==> flow/design.v <==
module uart_rx
#(parameter CLKS_PER_BIT = 521)
  (rx_in, rx_clk, rx_out);
input rx_in;  
input rx_clk;  
output [7:0] rx_out;  
parameter IDLE = 2'b00;
parameter START = 2'b01;
parameter DATA_BURST = 2'b10;
parameter STOP = 2'b11;
reg [7:0] data = 8'h0;  
reg [7:0] rx_count = 8'h0;
reg [3:0] bitpos = 4'h0;
reg [1:0] rx_state = IDLE;
reg R1, R2;  
always @(posedge rx_clk) begin 
    R1 <= rx_in;
    R2 <= R1;
end
always @(posedge rx_clk) begin
    case (rx_state)
    IDLE : begin
        data <= 8'h0;
        bitpos <= 4'h0;
        rx_count <= 8'h0;
        if(R2 == 1'b0)  
            rx_state <= START;
        else
            rx_state <= IDLE;
    end  
    START : begin
        if (rx_count == (CLKS_PER_BIT - 1)/2) begin
            if (R2 == 1'b0) begin  
                rx_count <= 8'h0;
                rx_state <= DATA_BURST;
            end
            else
            rx_state <= IDLE;
        end
        else begin
            rx_count <= rx_count + 1;  
            rx_state <= START;
        end
    end  
    DATA_BURST : begin
        if(rx_count < CLKS_PER_BIT - 1) begin  
            rx_count <= rx_count + 1;
            rx_state <= DATA_BURST;
        end
        else begin
            rx_count <= 8'h0;
            data[bitpos] <= R2;
            if (bitpos < 3'h7) begin  
                bitpos <= bitpos + 1;
                rx_state <= DATA_BURST;
            end
            else begin
                bitpos <= 4'h0;
                rx_state <= STOP;
            end
        end
    end  
    STOP : begin
        if(rx_count < CLKS_PER_BIT - 1) begin  
            rx_count <= rx_count + 1;
            rx_state <= STOP;
        end
        else begin
            rx_count <= 8'h0;
            rx_state <= IDLE;
        end
    end  
    endcase
    end
assign rx_out = data;
endmodule
==> Step by step through the tools: uart_rx <==
Tool output for the design above, in the order of the flow.
Lines are those of the file above, counted from 1.
{ "design": {"design": "uart_rx", "clock": "rx_clk", "lib": "sky130hd", "corner": "tt_025C_1v80"} }

==> Word-level counts <==
Source: Yosys, flattened and elaborated, memories not mapped. Widths are those after wreduce. Registers that Yosys merges into a memory's read port (data or address) are not register bits. Print and check cells do not count. Equal cells are merged and count once.
{ "classes": {"n_addsub": 3, "n_cmp": 2, "n_eq": 4, "shifts": 2, "mux": 12, "bitwise": 4, "reduce_and_logical": 7} }
{ "op_table": {"columns": ["op", "count"], "rows": [
  ["case mux 8 bit (select 3 bit)", 1],
  ["case mux 8 bit (select 2 bit)", 1],
  ["2-to-1 mux 8 bit", 2],
  ["< comparator 8 x 10 -> 1 bit with constant B", 1],
  ["variable shift 1 x 5 -> 8 bit", 1],
  ["variable shift 1 x 5 -> 8 bit with constant A", 1],
  ["adder 8 x 1 -> 8 bit with constant B", 1],
  ["bitwise AND 8 bit", 1],
  ["bitwise OR 8 bit", 1],
  ["inverter 8 bit", 1],
  ["case mux 4 bit (select 2 bit)", 1],
  ["case mux 2 bit (select 4 bit)", 1],
  ["2-to-1 mux 4 bit", 2],
  ["negator 4 -> 5 bit", 1],
  ["== test 2 bit with constant B", 2],
  ["AND reduction 2 bit", 2],
  ["OR reduction 2 bit", 2],
  ["adder 4 x 1 -> 4 bit with constant B", 1],
  ["< comparator 4 x 3 -> 1 bit with constant B", 1],
  ["nonzero test 4 bit", 1],
  ["2-to-1 mux 1 bit", 3],
  ["== test 2 x 1 -> 1 bit with constant B", 1],
  ["!= test 2 bit with constant B", 1],
  ["logical NOT 2 bit", 1],
  ["nonzero test 2 bit", 1],
  ["2-to-1 mux 2 bit", 1],
  ["inverter 1 bit", 1]
]} }
{ "word_totals": {"regBits": 24, "out_inout_bits": 8, "word_cells": 40} }

==> Depth <==
Longest topological path by Yosys (ltp), each cell counted once; first at word level (registers and memories cut), then after technology mapping (sequential cells cut; the memories' decode and read muxes count).
{ "depth": {"depth_word": 7, "abc_area": 0, "ltp_mapped": 7, "mapped_depth_nobuf": 6} }

==> Mapped cells and area <==
Yosys stat after the flow's synthesis: flattened, memories mapped to cells. It holds for the ABC_AREA given above (unset counts as 0); a run with the other value may have another netlist.
Totals and module areas in this step are rounded.
{ "by_type": {"columns": ["type", "count"], "rows": [
  ["sky130_fd_sc_hd__edfxtp_1", 12],
  ["sky130_fd_sc_hd__dfxtp_1", 4],
  ["sky130_fd_sc_hd__ha_1", 5],
  ["sky130_fd_sc_hd__a32o_1", 6],
  ["sky130_fd_sc_hd__a32oi_1", 4],
  ["sky130_fd_sc_hd__nor3_1", 5],
  ["sky130_fd_sc_hd__and2b_1", 3],
  ["sky130_fd_sc_hd__mux2i_1", 2],
  ["sky130_fd_sc_hd__nand2b_1", 3],
  ["sky130_fd_sc_hd__a2111oi_0", 2],
  ["sky130_fd_sc_hd__a22o_1", 2],
  ["sky130_fd_sc_hd__nor4b_1", 2],
  ["sky130_fd_sc_hd__nor2_1", 4],
  ["sky130_fd_sc_hd__nor2b_1", 2],
  ["sky130_fd_sc_hd__buf_6", 1],
  ["sky130_fd_sc_hd__inv_1", 3],
  ["sky130_fd_sc_hd__or3b_4", 1],
  ["sky130_fd_sc_hd__a21oi_1", 2]
]} }
Not listed: further types 15, cells in them 18.
{ "synth_totals": {"cells": 81, "area_um2": 923, "flip_flops": 16} }

==> Worst setup path after synthesis <==
Path of least setup slack by OpenSTA after synthesis, without wires, with an ideal clock, recovery checks aside; 20% of the period is set as input and as output delay. Where synthesis merged equal registers, the netlist keeps one of their names.
{ "synth_path": {"path_kind": "flip-flop to flip-flop", "from": "register bitpos[0]", "to": "register data[3]", "period_ns": 3.01, "setup_ns": 0.257, "t_first_pin_ns": 0.000, "arrival_ns": 1.719, "t_required_ns": 2.753, "setup_slack_ns": 1.034, "delay_ns": 1.976, "stages": 8, "n_path_buf": 1, "period_less_setup_slack_ns": 1.976} }
"delay_ns" is the arrival time less input delay plus setup time.
"stages": output pins that drive a net of the path, with the launching flip-flop's if there is one; two outputs of one cell count as two.
"period_less_setup_slack_ns" is the clock period less the worst setup slack; recovery checks do not enter. This is arithmetic on one report: input and output delays are still those of the set period (20% each).
The rows between start and end are the longest chain of elaborated cells between them; the timing report does not say that the signal goes this way. Where chains are equally long, one stands for them.
A line is the first line of the expression or statement that the cell stems from. Yosys adds cells for indexed reads and writes and turns some case tables into memories.
A register here has more assigning lines than the two given.
{ "synth_between": {"cell_sequence": "sky130_fd_sc_hd__edfxtp_1 sky130_fd_sc_hd__buf_2 sky130_fd_sc_hd__inv_1 sky130_fd_sc_hd__ha_1 sky130_fd_sc_hd__or2_2 sky130_fd_sc_hd__o21ai_2 sky130_fd_sc_hd__a21oi_1 sky130_fd_sc_hd__a32o_1", "elab_chain_cells": 7, "cells_between": 8, "cone_lines": 3, "classes_between": "1 x add/sub; 2 x shift; 2 x mux; 3 x logic"} }
{ "synth_lines": {"columns": ["item", "line_no", "source"], "rows": [
  ["start, declared", 13, "reg [3:0] bitpos = 4'h0;"],
  ["start, assigned", 24, "bitpos <= 4'h0;"],
  ["start, assigned", 54, "bitpos <= bitpos + 1;"],
  ["negator 4 -> 5 bit", 52, "data[bitpos] <= R2;"],
  ["variable shift 1 x 5 -> 8 bit", 52, null],
  ["inverter 8 bit", 52, null],
  ["bitwise AND 8 bit", 52, null],
  ["bitwise OR 8 bit", 52, null],
  ["2-to-1 mux 8 bit", 46, "if(rx_count < CLKS_PER_BIT - 1) begin"],
  ["case mux 8 bit (select 2 bit)", 21, "case (rx_state)"],
  ["end, assigned", 23, "data <= 8'h0;"],
  ["end, assigned", 52, null],
  ["end, declared", 11, "reg [7:0] data = 8'h0;"]
]} }

==> Worst path after layout <==
Path of least setup slack in the final report of flow run A (OpenROAD, finished layout, wires in). Where an end is a register, its clock arrival counts in the times.
{ "layout_path": {"path_kind": "flip-flop to flip-flop", "from": "register bitpos[0]", "to": "register data[3]", "period_ns": 1.48, "setup_ns": 0.24, "t_first_pin_ns": 0.28, "arrival_ns": 1.77, "t_required_ns": 1.52, "setup_slack_ns": -0.25, "stages": 5, "n_path_buf": 0} }
The rows between start and end are the longest chain of elaborated cells between them; the timing report does not say that the signal goes this way. Where chains are equally long, one stands for them.
A register here has more assigning lines than the two given.
{ "layout_between": {"cell_sequence": "sky130_fd_sc_hd__edfxtp_1 sky130_fd_sc_hd__or3b_4 sky130_fd_sc_hd__nor4b_2 sky130_fd_sc_hd__a21oi_1 sky130_fd_sc_hd__a32o_1", "elab_chain_cells": 7, "cells_between": 8, "cone_lines": 3, "classes_between": "1 x add/sub; 2 x shift; 2 x mux; 3 x logic"} }
{ "layout_lines": {"columns": ["item", "line_no", "source"], "rows": [
  ["start, declared", 13, "reg [3:0] bitpos = 4'h0;"],
  ["start, assigned", 24, "bitpos <= 4'h0;"],
  ["start, assigned", 54, "bitpos <= bitpos + 1;"],
  ["negator 4 -> 5 bit", 52, "data[bitpos] <= R2;"],
  ["variable shift 1 x 5 -> 8 bit", 52, null],
  ["inverter 8 bit", 52, null],
  ["bitwise AND 8 bit", 52, null],
  ["bitwise OR 8 bit", 52, null],
  ["2-to-1 mux 8 bit", 46, "if(rx_count < CLKS_PER_BIT - 1) begin"],
  ["case mux 8 bit (select 2 bit)", 21, "case (rx_state)"],
  ["end, assigned", 23, "data <= 8'h0;"],
  ["end, assigned", 52, null],
  ["end, declared", 11, "reg [7:0] data = 8'h0;"]
]} }

Subject: flow runs of uart_rx

Hi,

Flow measurements of uart_rx on sky130hd: 2 stored runs with different settings, listed in no order. Input and output delays are each 20% of the period that was set; the output load is 0.01 pF.
"allowed time less slack (worst setup path)" is the time allowed to the run's worst setup path (the clock period less input and output delay, where it has them) less its slack. Clock arrival times count: a late capture clock shortens it, a late launch clock lengthens it.
The measured numbers are rounded.

==> flow run A: settings <==
{ "period_ns": 1.48, "CAP_MARGIN": 20, "CORE_MARGIN": 2, "CORE_UTILIZATION": 40, "SLEW_MARGIN": 20 }
==> flow run A: results <==
allowed time less slack (worst setup path): 1.73 ns
class of the worst setup path: flip-flop to flip-flop
Yosys chip area after synthesis: 923 um^2
setup total negative slack: -1.88 ns
smallest hold slack: 0.336 ns
setup slack of the worst path: -0.253 ns
utilization after routing: 0.609
area inside the die boundary: 2,710 um^2

==> flow run B: settings <==
{ "period_ns": 2.61, "CORE_UTILIZATION": 39, "SETUP_SLACK_MARGIN": 0.69, "PLACE_DENSITY_LB_ADDON": 0.01, "CELL_PAD_IN_SITES_DETAIL_PLACEMENT": 0, "GPL_TIMING_DRIVEN": 1, "GPL_ROUTABILITY_DRIVEN": 0, "CAP_MARGIN": 20, "MIN_ROUTING_LAYER": "met1", "CORE_MARGIN": 2, "SLEW_MARGIN": 20 }
==> flow run B: results <==
setup slack of the worst path: 0.777 ns
setup total negative slack: 0.000 ns
smallest hold slack: 0.335 ns
Yosys chip area after synthesis: 923 um^2
allowed time less slack (worst setup path): 1.83 ns
class of the worst setup path: flip-flop to flip-flop
utilization after routing: 0.51
area inside the die boundary: 2,770 um^2

Regards
